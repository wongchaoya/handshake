==> flow/design.v <==
module HandShakeTx #(
    parameter DATA_WIDTH = 32
)(
    input                       iTxClk,
    input                       iRstnTx,
    input                       iDataValid,
    input                       iRxAck, 
    input   [DATA_WIDTH-1:0]    iData, 
    output                      oTxRdy, 
    output  [DATA_WIDTH-1:0]    oTxData 
);
localparam IDLE             =   0,
           ASSERT_TXRDY     =   1,
           DEASSERT_TXRDY   =   2;
reg [1:0] rHndShkState,rHndShkStateNxt;
reg rTxRdy,rTxRdyNxt;
reg [DATA_WIDTH-1:0]    rTxData,rTxDataNxt;
reg rRxAck,rAckTxClk;
always @(*) begin
    rHndShkStateNxt =   rHndShkState;
    rTxRdyNxt       =   1'b0;
    rTxDataNxt      =   rTxData;
    case (rHndShkState)
        IDLE:begin
            if (iDataValid) begin 
                rHndShkStateNxt =   ASSERT_TXRDY;
                rTxRdyNxt       =   1'b1;
                rTxDataNxt      =   iData;
            end
        end 
        ASSERT_TXRDY:begin 
            if (rAckTxClk) begin 
                rTxRdyNxt       =   1'b0;
                rHndShkStateNxt =   DEASSERT_TXRDY;
                rTxDataNxt      =   0;
            end
            else begin
                rTxRdyNxt   =   1'b1;
                rTxDataNxt  =   rTxData;
            end
        end
        DEASSERT_TXRDY:begin
            if (!rAckTxClk) begin
                if (iDataValid) begin
                    rHndShkStateNxt =   ASSERT_TXRDY;
                    rTxRdyNxt   =   1'b1;
                    rTxDataNxt  =   iData;
                end
                else    begin
                    rHndShkStateNxt =   IDLE;
                end
            end
        end
        default: ;
    endcase
end
always @(posedge iTxClk or negedge iRstnTx ) begin
    if(!iRstnTx) begin
        rHndShkState    <=  IDLE;
        rTxRdy          <=  1'b0;
        rTxData         <=  0;
        rRxAck          <=  0;
        rAckTxClk       <=  0;
    end
    else begin
        rHndShkState    <=  rHndShkStateNxt;
        rTxRdy          <=  rTxRdyNxt;
        rTxData         <=  rTxDataNxt;
        rRxAck          <=  iRxAck;
        rAckTxClk       <=  rRxAck;
    end
end
assign  oTxRdy  =   rTxRdy;
assign  oTxData =   rTxData;
endmodule  
From RTL to reports: HandShakeTx
The steps from the RTL of HandShakeTx to its reports follow in flow order.
Line numbers count from 1 in the design file above.
Operators carry their Yosys type and port widths (W data, S select, Z words).
{ "design": {"top": "HandShakeTx", "clk_port": "iTxClk", "library": "sky130hd", "pvt_corner": "tt_025C_1v80"} }

Word level
Yosys after proc, flatten, opt, wreduce and memory -nomap, before mapping. Memory bits, and registers merged into a memory's read port (data or address), are not among the register bits. Print and check cells are not counted.
{ "word_totals": {"reg_bits": 37, "inputBits": 36, "output_inout_bits": 33, "wordCells": 27} }
{ "classes": {"equal": 5, "muxes": 13, "reduce_and_logical": 4} }
{ "ops": {"columns": ["op", "count"], "rows": [
  ["$pmux W32 S3", 1],
  ["$mux W32", 3],
  ["$ne A2 B2 Y1 const B", 3],
  ["$pmux W2 S3", 1],
  ["$mux W2", 3],
  ["$reduce_and A4 Y1", 1],
  ["$mux W1", 4],
  ["$reduce_and A3 Y1", 1],
  ["$reduce_bool A3 Y1", 1],
  ["$pmux W1 S3", 1],
  ["$eq A2 B1 Y1 const B", 1],
  ["$eq A2 B2 Y1 const B", 1],
  ["$logic_not A2 Y1", 1]
]} }

Longest topological paths
Yosys ltp: most cells in a row. Word level: on the elaborated netlist, between registers, memories and ports. Mapped: between sequential cells and ports; inverters and the memories' decode and read muxes count.
{ "depth": {"depth_word": 3, "ABC_AREA": 0, "depth_mapped": 5, "ltp_nobuf": 3} }

Synthesis result
Yosys stat after the flow's synthesis: flattened, memories mapped to cells. It holds for the ABC_AREA given above (unset counts as 0); a run with the other value may have another netlist.
The area totals of this step are shown rounded.
{ "types": {"columns": ["cell", "count", "type_area_um2"], "rows": [
  ["sky130_fd_sc_hd__dfrtp_1", 37, 925.888],
  ["sky130_fd_sc_hd__mux2i_1", 32, 320.307],
  ["sky130_fd_sc_hd__nand2b_1", 32, 200.192],
  ["sky130_fd_sc_hd__nand2_1", 33, 123.869],
  ["sky130_fd_sc_hd__buf_12", 3, 60.058],
  ["sky130_fd_sc_hd__dfstp_2", 1, 26.275],
  ["sky130_fd_sc_hd__buf_2", 4, 20.019],
  ["sky130_fd_sc_hd__o21ai_4", 1, 16.266],
  ["sky130_fd_sc_hd__nor2b_4", 1, 13.763],
  ["sky130_fd_sc_hd__clkbuf_1", 3, 11.261],
  ["sky130_fd_sc_hd__nor2_1", 3, 11.261],
  ["sky130_fd_sc_hd__nor2b_2", 1, 8.758],
  ["sky130_fd_sc_hd__o31a_1", 1, 8.758],
  ["sky130_fd_sc_hd__nand3b_1", 1, 7.507],
  ["sky130_fd_sc_hd__o21a_1", 1, 7.507],
  ["sky130_fd_sc_hd__nor2b_1", 1, 6.256],
  ["sky130_fd_sc_hd__o21ai_0", 1, 5.005]
]} }
{ "mapped": {"stdcells": 156, "yosys_area_mm2": 0.00177, "sequential_area_mm2": 0.000952, "ffs": 38, "n_buf": 10} }

Path before layout
Source: OpenSTA report_checks on the synthesized netlist (no wires, ideal clock, input and output delay 20% of the period each), path of least setup slack; recovery checks are left aside. Register names are those of the netlist, which keeps one name where synthesis merged equal registers.
{ "synth_path": {"path_kind": "reg-to-reg", "start": "register rHndShkState", "end": "register rTxData[0]", "clock_period_ns": 1.74, "setup_time_ns": 0.123, "t_first_pin_ns": 0.000, "arrival_ns": 1.119, "required_time_ns": 1.617, "path_slack_ns": 0.498, "path_delay_ns": 1.242, "driving_pins": 5, "n_path_buf": 1, "synth_period_reached_ns": 1.242} }
"path_delay_ns" = arrival - input delay + setup time.
"driving_pins" counts driving pins, that of a launching flip-flop among them; a cell with two outputs on the path counts twice.
"synth_period_reached_ns" = period - worst setup slack (recovery checks aside). The figure is calculated, with input and output delays left at 20% of the set period.
Where an end lacks its bit number, it is one bit of the signal, or one of the new flip-flops if synthesis recoded a state register.
{ "synth_via": {"cell_sequence": "sky130_fd_sc_hd__dfstp_2 -> sky130_fd_sc_hd__nor2b_1 -> sky130_fd_sc_hd__o21ai_4 -> sky130_fd_sc_hd__buf_12 -> sky130_fd_sc_hd__mux2i_1"} }
{ "synth_rtl": {"columns": ["element", "line", "rtl"], "rows": [
  ["start, declared", 15, "reg [1:0] rHndShkState,rHndShkStateNxt;"],
  ["start, assigned", 59, "rHndShkState    <=  IDLE;"],
  ["start, assigned", 66, "rHndShkState    <=  rHndShkStateNxt;"],
  ["end, assigned", 61, "rTxData         <=  0;"],
  ["end, assigned", 68, "rTxData         <=  rTxDataNxt;"],
  ["end, declared", 17, "reg [DATA_WIDTH-1:0]    rTxData,rTxDataNxt;"]
]} }
Chain of elaborated cells between the ends: none given.

Path in the finished layout
Path of least setup slack in the final report of run B (OpenROAD, finished layout, wires in). Where an end is a register, its clock arrival counts in the times.
{ "layout_path": {"path_kind": "reg-to-reg", "start": "register rHndShkState", "end": "register rTxData[1]", "clock_period_ns": 1.09, "setup_time_ns": 0.08, "t_first_pin_ns": 0.28, "arrival_ns": 1.46, "required_time_ns": 1.30, "path_slack_ns": -0.17, "driving_pins": 5, "n_path_buf": 1} }
Where an end lacks its bit number, it is one bit of the signal, or one of the new flip-flops if synthesis recoded a state register.
{ "layout_via": {"cell_sequence": "sky130_fd_sc_hd__dfrtp_1 -> sky130_fd_sc_hd__nor2b_4 -> sky130_fd_sc_hd__o21ai_4 -> sky130_fd_sc_hd__buf_12 -> sky130_fd_sc_hd__mux2i_1"} }
{ "layout_rtl": {"columns": ["element", "line", "rtl"], "rows": [
  ["start, declared", 15, "reg [1:0] rHndShkState,rHndShkStateNxt;"],
  ["start, assigned", 59, "rHndShkState    <=  IDLE;"],
  ["start, assigned", 66, "rHndShkState    <=  rHndShkStateNxt;"],
  ["end, assigned", 61, "rTxData         <=  0;"],
  ["end, assigned", 68, "rTxData         <=  rTxDataNxt;"],
  ["end, declared", 17, "reg [DATA_WIDTH-1:0]    rTxData,rTxDataNxt;"]
]} }
Chain of elaborated cells between the ends: none given.

Subject: flow runs of HandShakeTx

Hi,

Design HandShakeTx on sky130hd. What follows are 2 stored runs of the flow, each under its own settings; their order means nothing. The constraints put input and output delay at 20% of the set period each and load the outputs with 0.01 pF.
"clock_period_reached_ns" = clock period - worst setup slack. The figure is calculated, with input and output delays left at 20% of the set period.
"worstPathTime_ns": the worst setup path's part of the clock period (all of it between registers, 20% less for each end at a port) less its slack. A launch clock that arrives late makes it longer, a capture clock that arrives late makes it shorter.
"totalPower_uw" is the tool's figure for a default switching activity; nothing was simulated.
Results are given in rounded form.

Run A
==> flow/run.sh <==
#!/bin/bash
# the make line also repeats the synthesis and layout settings of config.mk as NAME=value (left out here)
make -C /OpenROAD-flow-scripts/flow DESIGN_CONFIG=/design/flow/config.mk WORK_HOME=/design/flow/orfs CLKGATE_MAP_FILE= finish
==> flow/config.mk <==
export PLATFORM = sky130hd
export DESIGN_NAME = HandShakeTx
export DESIGN_NICKNAME = HandShakeTx
export VERILOG_FILES = /design/flow/design.v
export SDC_FILE = /design/flow/constraint.sdc
export NUM_CORES = 4
export LEC_CHECK = 0
export CAP_MARGIN = 20
export CELL_PAD_IN_SITES_DETAIL_PLACEMENT = 2
export CORE_MARGIN = 2
export CORE_UTILIZATION = 45
export GPL_TIMING_DRIVEN = 1
export MAX_ROUTING_LAYER = met5
export MIN_ROUTING_LAYER = met2
export PLACE_DENSITY_LB_ADDON = 0.08
export SLEW_MARGIN = 20
==> flow/constraint.sdc <==
create_clock -name core_clock -period 2.04 [get_ports {iTxClk}]
set_input_delay 0.4080 -clock core_clock [delete_from_list [all_inputs] [get_ports {iTxClk}]]
set_output_delay 0.4080 -clock core_clock [all_outputs]
set_load 0.01 [all_outputs]

==> results of run A, as JSON <==
{
  "outcome": "not finished: placement ended with error DPL-0033"
}

Run B
==> flow/run.sh <==
#!/bin/bash
# the make line also repeats the synthesis and layout settings of config.mk as NAME=value (left out here)
make -C /OpenROAD-flow-scripts/flow DESIGN_CONFIG=/design/flow/config.mk WORK_HOME=/design/flow/orfs CLKGATE_MAP_FILE= finish
==> flow/config.mk <==
export PLATFORM = sky130hd
export DESIGN_NAME = HandShakeTx
export DESIGN_NICKNAME = HandShakeTx
export VERILOG_FILES = /design/flow/design.v
export SDC_FILE = /design/flow/constraint.sdc
export NUM_CORES = 4
export LEC_CHECK = 0
export CAP_MARGIN = 20
export CORE_MARGIN = 2
export CORE_UTILIZATION = 40
export SLEW_MARGIN = 20
==> flow/constraint.sdc <==
create_clock -name core_clock -period 1.09 [get_ports {iTxClk}]
set_input_delay 0.2180 -clock core_clock [delete_from_list [all_inputs] [get_ports {iTxClk}]]
set_output_delay 0.2180 -clock core_clock [all_outputs]
set_load 0.01 [all_outputs]

==> results of run B, as JSON <==
{
  "clock_period_reached_ns": 1.258,
  "totalPower_uw": 4080,
  "synth_chip_area_mm2": 0.00177,
  "timing.setup.tns_ns": -4.57,
  "worstPathTime_ns": 1.26,
  "critical_path_kind": "reg-to-reg",
  "die_footprint_mm2": 0.00498,
  "layout_utilization_pct": 59.2,
  "timing.setup.ws_ns": -0.168
}

Regards
